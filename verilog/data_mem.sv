==> flow/design.v <==
package definitions;
typedef enum logic[8:0] {
  NOP = 9'b000000000,
  PSH = 9'b110101101,      
  INC = 9'b110000000,    
  DEC = 9'b110000001,    
  MVR = 9'b101000010,    
  MVL = 9'b101000011,
  CBF = 9'b111110110,
  CBB = 9'b100110111,
  POP = 9'b100001101
} op_code;
endpackage  
module data_mem #(parameter AW=8)(
  input              clk,                 
  input    [AW-1:0]  memReadAddress,      
  input    [AW-1:0]  memWriteAddress,
  input              ReadMem,       
  input              WriteMem,        
  input       [7:0]  memDataIn,       
  output logic[7:0]  memDataOut);       
  logic [7:0] my_memory [2**AW];      
  always_comb               
    if(ReadMem) begin
      memDataOut = my_memory[memReadAddress];
    end else 
      memDataOut = 8'bZ;                
  always_ff @ (posedge clk)               
    if(WriteMem) begin
      my_memory[memWriteAddress] <= memDataIn;
    end
endmodule
## Step by step through the tools: data_mem

Tool output for the design above, in the order of the flow.
Lines are those of the file above, counted from 1.
Operators carry their Yosys type and port widths (W data, S select, Z words).
Library cell names are shortened.
A cell with -- has no value.

| design | value |
|---|---|
| top module | data_mem |
| clock port | clk |
| standard-cell library | sky130hd |
| timing corner | tt_025C_1v80 |

## After elaboration

Source: Yosys, flattened and elaborated, memories not mapped. Widths are those after wreduce; folded enables and synchronous resets count as part of the registers. Registers that Yosys merges into a memory's read port (data or address) are not register bits. Print and check cells do not count. Equal cells are merged and count once.
Yosys's memory passes give these memory sizes; they may raise the number of words (mostly to a power of two), join words into wider ones and drop unused or constant bits.

| cells by class | value |
|---|---|
| multiplexer cells | 4 |

Operators by type and width:

| cell | number |
|---|---|
| $mux W8 | 3 |
| $mux W1 | 1 |

| storage and ports | value |
|---|---|
| memories | 1 |
| output and inout port bits | 8 |
| cells after elaboration | 5 |
| input port bits | 27 |
| memory bits (writable) | 2048 |
| register bits after elaboration | 0 |

Memory list:

| memory | words | width | read ports | write ports | line | source |
|---|---|---|---|---|---|---|
| my_memory | 256 | 8 | 1 | 1 | 22 | `logic [7:0] my_memory [2**AW];` |

## Depth

Longest topological path by Yosys (ltp), each cell counted once; first at word level (registers and memories cut), then after technology mapping (sequential cells cut; the memories' decode and read muxes count).

| logic depth | value |
|---|---|
| word-level depth | 1 |
| ABC_AREA | 0 |
| mapped depth | 11 |
| mapped depth without buffers | 6 |

## Netlist

The flow's flattened synthesis, as Yosys stat reports it; memories are mapped. The netlist is that of the ABC_AREA named above (0 if unset); the other value can give another one.
The area totals of this step are shown rounded.

Cell types:

| cell | number | total area (µm²) |
|---|---|---|
| edfxtp_1 | 2048 | 6.15E+04 |
| mux4_2 | 454 | 1.02E+04 |
| mux2i_1 | 134 | 1.34E+03 |
| nor2_1 | 282 | 1.06E+03 |
| a22oi_1 | 133 | 998.458 |
| a21oi_1 | 96 | 480.461 |
| clkbuf_1 | 111 | 416.65 |
| o221ai_1 | 46 | 402.886 |
| buf_6 | 21 | 236.477 |
| buf_4 | 27 | 202.694 |
| buf_8 | 13 | 195.187 |
| nor2b_1 | 31 | 193.936 |
| o22ai_1 | 28 | 175.168 |
| nand3_1 | 34 | 170.163 |
| buf_12 | 8 | 160.154 |
| buf_2 | 31 | 155.149 |
| nor4_1 | 24 | 150.144 |
| nand2_1 | 33 | 123.869 |

Not listed: further types 36, cells in them 171.

| synthesis totals | value |
|---|---|
| flip-flop cells | 2048 |
| cell area after synthesis | 79400 µm² |
| cell count | 3725 |
| sequential part of the area | 61500 µm² |
| buffers | 233 |

## Timing after synthesis

Path of least setup slack by OpenSTA after synthesis, without wires, with an ideal clock, recovery checks aside; 20% of the period is set as input and as output delay. Where synthesis merged equal registers, the netlist keeps one of their names.

| timing path after synthesis | value |
|---|---|
| path kind | input to output |
| from | input memReadAddress[1] |
| to | output memDataOut[3] |
| path delay | 1852 ps |
| external input delay | 932 ps |
| clock period | 4660 ps |
| setup slack | 944 ps |
| arrival | 2784 ps |
| launch time at the first pin | 932 ps |
| data required time | 3728 ps |
| path buffers | 3 |
| stages on the path | 9 |
| output delay | 932 ps |
| synthesis period reached | 3716 ps |

"path delay" = arrival - input delay + setup time.
At an output port there is no setup time.
"stages on the path" counts driving pins, that of a launching flip-flop among them; a cell with two outputs on the path counts twice.
"synthesis period reached" is the clock period less the worst setup slack; recovery checks do not enter. This is arithmetic on one report: input and output delays are still those of the set period (20% each).
The rows between start and end are the longest chain of elaborated cells between them; the timing report does not say that the signal goes this way. Where chains are equally long, one stands for them.
A line is the first line of the expression or statement that the cell stems from. Yosys adds cells for indexed reads and writes and turns some case tables into memories.
A memory read counts as a cell of the chain, while the word-level depth stops at memories.

| on the way, after synthesis | value |
|---|---|
| path through | buf_2 -> buf_4 -> or2b_1 -> buf_1 -> o221ai_1 -> a21oi_1 -> o32ai_1 -> nor3_1 -> nor4_1 |
| length of the longest elaborated chain | 2 |
| elaborated cells between the ends (all ways) | 2 |
| RTL lines with such cells | 2 |
| classes of those cells | mux (1); memory (1) |

RTL lines, path after synthesis:

| item | line | source |
|---|---|---|
| start: declaration | 16 | `input    [AW-1:0]  memReadAddress,` |
| $mem_v2 Z256 W8 | 22 | `logic [7:0] my_memory [2**AW];` |
| $mux W8 | 24 | `if(ReadMem) begin` |
| end: declaration | 21 | `output logic[7:0]  memDataOut);` |

## Worst path after layout

From the final timing report of record 1: the path of least setup slack in the routed layout; clock arrival at registers is part of the times.
The path's times are printed in steps of 10 ps; the period is the one set.

| timing path after layout | value |
|---|---|
| path kind | input to output |
| from | input memReadAddress[4] |
| to | output memDataOut[6] |
| path buffers | 4 |
| external input delay | 1230 ps |
| data required time | 4940 ps |
| launch time at the first pin | 1230 ps |
| setup slack | -10 ps |
| output delay | 1230 ps |
| clock period | 6170 ps |
| stages on the path | 9 |
| arrival | 4950 ps |

The rows between start and end are the longest chain of elaborated cells between them; the timing report does not say that the signal goes this way. Where chains are equally long, one stands for them.
A memory read counts as a cell of the chain, while the word-level depth stops at memories.

| on the way, after layout | value |
|---|---|
| path through | buf_2 -> buf_4 -> and2_1 -> nor2b_1 -> a21oi_1 -> nor4_1 -> buf_4 -> nor4_2 -> clkdlybuf4s50_1 |
| length of the longest elaborated chain | 2 |
| elaborated cells between the ends (all ways) | 2 |
| RTL lines with such cells | 2 |
| classes of those cells | mux (1); memory (1) |

RTL lines, path after layout:

| item | line | source |
|---|---|---|
| start: declaration | 16 | `input    [AW-1:0]  memReadAddress,` |
| $mem_v2 Z256 W8 | 22 | `logic [7:0] my_memory [2**AW];` |
| $mux W8 | 24 | `if(ReadMem) begin` |
| end: declaration | 21 | `output logic[7:0]  memDataOut);` |

==> results <==
Flow measurements of data_mem on sky130hd: 2 stored runs with different settings, listed in no order. Input and output delays are each 20% of the period that was set; the output load is 0.01 pF.
"reached clock period" means the clock period less the worst setup slack. The figure is calculated, with input and output delays left at 20% of the set period.
By "power consumption" is meant OpenSTA's value without simulated activity: inputs other than the clock are taken to toggle once in ten clock periods, and the tool carries that through the logic.
The measured numbers are rounded.
A setting shown as -- is not set for that run.

| stored run | period_ns | CORE_UTILIZATION | PLACE_DENSITY | CORE_ASPECT_RATIO | GPL_TIMING_DRIVEN | GPL_ROUTABILITY_DRIVEN | SLEW_MARGIN | CAP_MARGIN | CORE_MARGIN | SETUP_SLACK_MARGIN | PLACE_DENSITY_LB_ADDON | CTS_CLUSTER_SIZE | power consumption (uW) | smallest setup slack (ps) | total negative slack (ps) | std-cell area (final layout) (µm²) | netlist area reported by Yosys (µm²) | final utilization (%) | die size (µm²) | reached clock period (ps) |
|---|---|---|---|---|---|---|---|---|---|---|---|---|---|---|---|---|---|---|---|---|
| record 1 | 6.17 | 23 | 0.52 | 0.76 | 1 | 1 | 10 | 20 | 2 | -- | -- | -- | 28500 | -13 | -13 | 92500 | 79400 | 26.9 | 350000 | 6183 |
| record 2 | 5.73 | 51 | -- | -- | -- | -- | 5 | 20 | 9 | 0.08 | 0.09 | 78 | 31120 | 119 | 0 | 90450 | 79400 | 58.6 | 170200 | 5611 |
